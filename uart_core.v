==> flow/design.v <==
module uart_core
    #(
        parameter BIT_CLK = 87
    )
    (
        input        clk,
        input        reset,
        input        cts,  
        input [7:0]  txdata,  
        input        rxd,  
        output       rts,  
        output       txd,  
        output [7:0] rxdata  
    );
    uart_tx #(.BIT_CLK(BIT_CLK)) tx_u
    (
        .clk   (clk),
        .reset (reset),
        .cts   (cts),
        .txdata(txdata),
        .txd   (txd)
    );
    uart_rx #(.BIT_CLK(BIT_CLK)) rx_u
    (
        .clk   (clk),
        .reset (reset),
        .rts   (rts),
        .rxdata(rxdata),
        .rxd   (rxd)
    );
endmodule
module uart_rx
    #(
        parameter BIT_CLK = 87
    )
    (
        input        clk,
        input        reset,
        output       rts,
        output [7:0] rxdata,
        input        rxd
    );
    localparam IDLE  = 0,
               START = 1,
               DATA  = 2,
               STOP  = 3,
               CLEAN = 4;
    reg [2:0] state   = CLEAN;
    reg       flow_en = 0;
    reg [7:0] data    = 0;
    reg [7:0] count   = 0;
    reg [2:0] index   = 0;
    always @(posedge clk)
    begin
        if(reset)
        begin
            state <= CLEAN;
        end
        else
        begin
            case (state)
            IDLE:
                begin
                    if(rxd == 0)
                        state <= START;
                end
            START:
                begin
                    if(count == BIT_CLK-1)
                        state <= DATA;
                end
            DATA:
                begin
                    if (index == 7 && count == 7)
                        state <= STOP;
                end
            STOP:
                begin
                    if(count == BIT_CLK-1)
                        state <= CLEAN;
                end
            CLEAN:
                begin
                    state <= IDLE;
                end
            default:
                begin
                    state <= CLEAN;
                end
            endcase
        end
    end
    always @(posedge clk)
    begin
        if(reset)
        begin
            data  <= 0;
        end
        else
        begin
            if(state == DATA && count == 0)
            begin
                data[index] <= rxd;
            end
        end
    end
    always @(posedge clk)
    begin
        if(reset)
        begin
            count  <= 0;
        end
        else
        begin
            if(state == CLEAN)
            begin
                count <= 0;
            end
            else if(state != IDLE)
            begin
                if(count == BIT_CLK-1)
                    count <= 0;
                else
                    count <= count + 1;
            end
        end
    end
    always @(posedge clk)
    begin
        if(reset)
        begin
            index  <= 0;
        end
        else
        begin
            if (state == DATA)
            begin
                if(count == BIT_CLK-1)
                begin
                    index <= index + 1;
                end
            end
        end
    end
    always @(posedge clk)
    begin
        if(reset)
        begin
            flow_en <= 0;
        end
        else
        begin
            if(state == IDLE)
            begin
                flow_en <= 1;
            end
        end
    end
    assign rts    = flow_en;
    assign rxdata = data;
endmodule
module uart_tx
    #(
        parameter BIT_CLK = 87
    )
    (
        input       clk,
        input       reset,
        input       cts,
        input [7:0] txdata,
        output      txd
    );
    localparam IDLE  = 0,
               START = 1,
               DATA  = 2,
               STOP  = 3,
               CLEAN = 4;
    reg [2:0] state = CLEAN;
    reg       tx    = 1;
    reg [7:0] data  = 0;
    reg [7:0] count = 0;
    reg [2:0] index = 0;
    always @(posedge clk)
    begin
        if(reset)
        begin
            state <= CLEAN;
        end
        else
        begin
            case (state)
                IDLE:
                    begin
                        if (cts)
                        begin
                            state <= START;
                        end
                    end
                START:
                    begin
                        if(count == BIT_CLK-1)
                            state <= DATA;
                    end
                DATA:
                    begin
                        if (index == 7 && count == 7)
                            state <= STOP;
                    end
                STOP:
                    begin
                        if(count == BIT_CLK-1)
                            state <= CLEAN;
                    end
                CLEAN:
                    begin
                        state <= IDLE;
                    end
                default:
                    begin
                        state <= CLEAN;
                    end
            endcase
        end
    end
    always @(posedge clk)
    begin
        if(reset)
        begin
            data <= 0;
        end
        else
        begin
            if (state == IDLE)
            begin
                data  <= txdata;
            end
        end
    end
    always @(posedge clk)
    begin
        case (state)
            START:
                begin
                    tx <= 0;
                    if(count == BIT_CLK-1)
                    begin
                        count <= 0;
                    end
                    else
                        count <= count + 1;
                end
            DATA:
                begin
                    tx    <= data[index];
                    if(count == BIT_CLK-1)
                    begin
                        count <= 0;
                        index <= index + 1;
                    end
                    else
                        count <= count + 1;
                end
            STOP:
                begin
                    tx    <= 1;
                    if(count == BIT_CLK-1)
                        count <= 0;
                    else
                        count <= count + 1;
                end
            CLEAN:
                begin
                    tx    <= 1;
                    count <= 0;
                    index <= 0;
                end
        endcase
    end
    assign txd = tx;
endmodule
# --- Step by step through the tools: uart_core ---
# The steps from the RTL of uart_core to its reports follow in flow order.
# Lines are those of the file above, counted from 1.
# Operators carry their Yosys type and port widths (W data, S select, Z words).
setup:
  top_module: "uart_core"
  clock_port: "clk"
  library: "sky130hd"
  lib_corner: "tt_025C_1v80"

# --- After elaboration ---
# Source: Yosys, flattened and elaborated, memories not mapped. Widths are those after wreduce. Registers that Yosys merges into a memory's read port (data or address) are not register bits. Print and check cells do not count. Equal cells are merged and count once.
classes:
  add_sub_neg: 5
  n_mul: 0
  div: 0
  compare: 0
  equal: 23
  shift: 3
  muxes: 16
  n_logic: 3
  n_reduce_logical: 17
ops:
  columns: ["op", "n"]
  rows:
  - ["$pmux W3 S5", 2]
  - ["$mux W3", 9]
  - ["$add A8 B1 Y8 const B", 2]
  - ["$eq A8 B3 Y1 const B", 2]
  - ["$eq A8 B7 Y1 const B", 2]
  - ["$pmux W8 S2", 1]
  - ["$mux W8", 2]
  - ["$ne A2 B1 Y1 const B", 7]
  - ["$eq A3 B2 Y1 const B", 4]
  - ["$eq A3 B3 Y1 const B", 4]
  - ["$shift A1 B4 Y8", 1]
  - ["$shift A1 B4 Y8 const A", 1]
  - ["$reduce_and A4 Y1", 2]
  - ["$shiftx A8 B3 Y1", 1]
  - ["$and A8 B8 Y8", 1]
  - ["$or A8 B8 Y8", 1]
  - ["$not A8 Y8", 1]
  - ["$logic_not A8 Y1", 1]
  - ["$add A3 B1 Y3 const B", 2]
  - ["$eq A3 B1 Y1 const B", 2]
  - ["$logic_not A3 Y1", 2]
  - ["$reduce_bool A3 Y1", 2]
  - ["$pmux W3 S2", 1]
  - ["$ne A2 B2 Y1 const B", 2]
  - ["$reduce_and A2 Y1", 2]
  - ["$reduce_or A2 Y1", 2]
  - ["$neg A3 Y4", 1]
  - ["$reduce_bool A4 Y1", 1]
# Not listed: further kinds 4, cells in them 6.
word_totals:
  ff_bits: 46
  latchBits: 0
  ram_bits: 0
  romBits: 0
  clocked_rd_ports_x_width: 0
  mem_count: 0
  output_inout_bits: 10
  word_cells: 77

# --- Depth ---
# Longest topological path by Yosys (ltp), each cell counted once; first at word level (registers and memories cut), then after technology mapping (sequential cells cut; the memories' decode and read muxes count).
logic_depth:
  ltp_word: 5
  abc_area: 0
  mapped_depth: 7

# --- After synthesis ---
# Source: synth_stat.txt of the flow (Yosys; design flattened, memories mapped). It holds for the ABC_AREA given above (unset counts as 0); a run with the other value may have another netlist.
mapped:
  cell_count: 248
  area_um2: 2326.0
  seqArea_um2: 1041.0
  flip_flops: 46
types:
  columns: ["type", "n", "area_total_um2"]
  rows:
  - ["sky130_fd_sc_hd__dfxtp_1", 34, 680.653]
  - ["sky130_fd_sc_hd__edfxtp_1", 12, 360.346]
  - ["sky130_fd_sc_hd__ha_1", 12, 150.144]
  - ["sky130_fd_sc_hd__nor2_1", 34, 127.622]
  - ["sky130_fd_sc_hd__xnor2_1", 13, 113.859]
  - ["sky130_fd_sc_hd__nand2_1", 22, 82.579]
  - ["sky130_fd_sc_hd__o21ai_0", 14, 70.067]
  - ["sky130_fd_sc_hd__a21oi_1", 12, 60.058]
  - ["sky130_fd_sc_hd__xor2_1", 6, 52.55]
  - ["sky130_fd_sc_hd__mux4_2", 2, 45.043]
  - ["sky130_fd_sc_hd__nor3_1", 9, 45.043]
  - ["sky130_fd_sc_hd__nor2b_1", 7, 43.792]
  - ["sky130_fd_sc_hd__nand3_1", 8, 40.038]
  - ["sky130_fd_sc_hd__inv_1", 10, 37.536]
  - ["sky130_fd_sc_hd__nand4_1", 6, 37.536]
  - ["sky130_fd_sc_hd__and2_1", 4, 25.024]
  - ["sky130_fd_sc_hd__nor3b_2", 2, 25.024]
  - ["sky130_fd_sc_hd__nor4b_4", 1, 23.773]
# Other cell types: 27; their cells: 40.
# The figures by module come from a second, unflattened synthesis with its own total; it is not the netlist above.
unflattened:
  cells_unflattened: 261
  hier_area_um2: 2368.5
# Each row is one instance without its submodules.
modules:
  columns: ["mod", "n_inst", "n_cells", "area_um2", "seq_area_um2"]
  rows:
  - ["uart_rx #(BIT_CLK=87)", 1, 140, 1204.9, 460.4]
  - ["uart_tx #(BIT_CLK=87)", 1, 121, 1163.6, 580.6]
  - ["uart_core", 1, 0, 0.0, 0.0]

# --- Path before layout ---
# OpenSTA on the mapped netlist: ideal clock, no wires. The path of least setup slack (recovery checks aside). Input and output delay are each 20% of the period. Register names are those of the netlist, which keeps one name where synthesis merged equal registers.
synth_timing:
  path_type: "flip-flop to flip-flop"
  startpoint: "register tx_u.count[0]"
  endpoint: "register tx_u.index[0]"
  period_ns: 2.32
  launch_ns: 0.000
  t_arrival_ns: 1.303
  required_time_ns: 1.975
  setup_slack_ns: 0.672
  delay_ns: 1.648
  driving_pins: 7
  period_less_setup_slack_ns: 1.648
# "delay_ns" = arrival - input delay + setup time.
# "driving_pins": output pins that drive a net of the path, with the launching flip-flop's if there is one; two outputs of one cell count as two.
# "period_less_setup_slack_ns" = period - worst setup slack (recovery checks aside). The figure is calculated, with input and output delays left at 20% of the set period.
# The rows between start and end are the longest chain of elaborated cells between them; the timing report does not say that the signal goes this way. Where chains are equally long, one stands for them.
# A line is the first line of the expression or statement that the cell stems from. Yosys adds cells for indexed reads and writes and turns some case tables into memories.
# At most two assigning lines are given for a register; there are more.
# The path ends at the enable pin of a flip-flop; only ways to that pin are counted.
synth_between:
  cell_sequence: "sky130_fd_sc_hd__edfxtp_1 sky130_fd_sc_hd__inv_1 sky130_fd_sc_hd__ha_1 sky130_fd_sc_hd__and4_1 sky130_fd_sc_hd__and2_1 sky130_fd_sc_hd__nor2_1 sky130_fd_sc_hd__nor3_1"
  elab_chain_len: 3
  cells_between: 3
  classes_between: "2 x eq/ne; 1 x reduce/logical"
synth_lines:
  columns: ["element", "line", "text"]
  rows:
  - ["start, declared", 181, "reg [7:0] count = 0;"]
  - ["start, assigned", 250, "count <= count + 1;"]
  - ["start, assigned", 261, "count <= count + 1;"]
  - ["$eq A8 B7 Y1", 255, "if(count == BIT_CLK-1)"]
  - ["$ne A2 B1 Y1", null, null]
  - ["$reduce_and A2 Y1", null, null]
  - ["end, assigned", 258, "index <= index + 1;"]
  - ["end, assigned", 275, "index <= 0;"]
  - ["end, declared", 182, "reg [2:0] index = 0;"]

# --- Worst path after layout ---
# From the final timing report of job 1: the path of least setup slack in the routed layout; clock arrival at registers is part of the times.
layout_timing:
  path_type: "input port to flip-flop"
  startpoint: "input port reset"
  endpoint: "register rx_u.flow_en"
  period_ns: 2.07
  input_delay_ns: 0.41
  launch_ns: 0.41
  t_arrival_ns: 2.05
  required_time_ns: 2.23
  setup_slack_ns: 0.18
  driving_pins: 5
layout_between:
  cell_sequence: "sky130_fd_sc_hd__clkdlybuf4s50_1 sky130_fd_sc_hd__buf_2 sky130_fd_sc_hd__buf_1 sky130_fd_sc_hd__buf_1 sky130_fd_sc_hd__nor2_1"
  elab_chain_len: 0
  cells_between: 0
  lines_between: 0
layout_lines:
  columns: ["element", "line", "text"]
  rows:
  - ["start, declared", 7, "input        reset,"]
  - ["end, assigned", 149, "flow_en <= 0;"]
  - ["end, assigned", 155, "flow_en <= 1;"]
  - ["end, declared", 49, "reg       flow_en = 0;"]

# Module uart_core, platform sky130hd: 2 stored runs of the flow (Yosys, OpenROAD) with differing settings, in no particular order. Input and output delays are each 20% of the period that was set; the output load is 0.01 pF.
# "timing.achieved_period_ns" is the run's clock period less its worst setup slack. It is reckoned from that one timing run; input and output delays stay at 20% of the period that was set.
# "worst_path_ns" = time allowed to the worst setup path (clock period - input delay - output delay, where it has them) - its slack; a late launch clock adds to it, a late capture clock takes from it.
# By "final_power_w" is meant OpenSTA's value without simulated activity: inputs other than the clock are taken to toggle once in ten clock periods, and the tool carries that through the logic.
runs:
  - name: "job 1"
    settings:
      period_ns: 2.07
      CORE_UTILIZATION: 57
      PLACE_DENSITY_LB_ADDON: 0.2
      CORE_ASPECT_RATIO: 0.6
      GPL_TIMING_DRIVEN: 0
      SLEW_MARGIN: 15
      MIN_ROUTING_LAYER: "met2"
      CAP_MARGIN: 20
      CORE_MARGIN: 2
    results:
      synth_area_um2: 2326.0
      dieArea_um2: 4624.4
      cell_area_final_um2: 2688.8
      post_route_util_pct: 71.0
      worstSetupSlack_ns: 0.182
      timing.setup.tns_ns: 0.000
      final_hold_ws_ns: 0.458
      final_power_w: 0.001782
      timing.achieved_period_ns: 1.888
      worst_path_ns: 1.47
      path_kind: "input port to flip-flop"
  - name: "job 2"
    settings:
      period_ns: 2.52
      CORE_UTILIZATION: 42
      PLACE_DENSITY: 0.37
      CORE_ASPECT_RATIO: 0.79
      CELL_PAD_IN_SITES_DETAIL_PLACEMENT: 0
      TNS_END_PERCENT: 90
      GPL_TIMING_DRIVEN: 0
      GPL_ROUTABILITY_DRIVEN: 0
      SLEW_MARGIN: 0
      MAX_ROUTING_LAYER: "met4"
      CAP_MARGIN: 20
      CORE_MARGIN: 2
    results:
      synth_area_um2: 2326.0
      dieArea_um2: 6153.5
      cell_area_final_um2: 2740.1
      post_route_util_pct: 50.4
      worstSetupSlack_ns: 0.575
      timing.setup.tns_ns: 0.000
      final_hold_ws_ns: 0.457
      final_power_w: 0.001566
      timing.achieved_period_ns: 1.945
      worst_path_ns: 1.44
      path_kind: "input port to flip-flop"
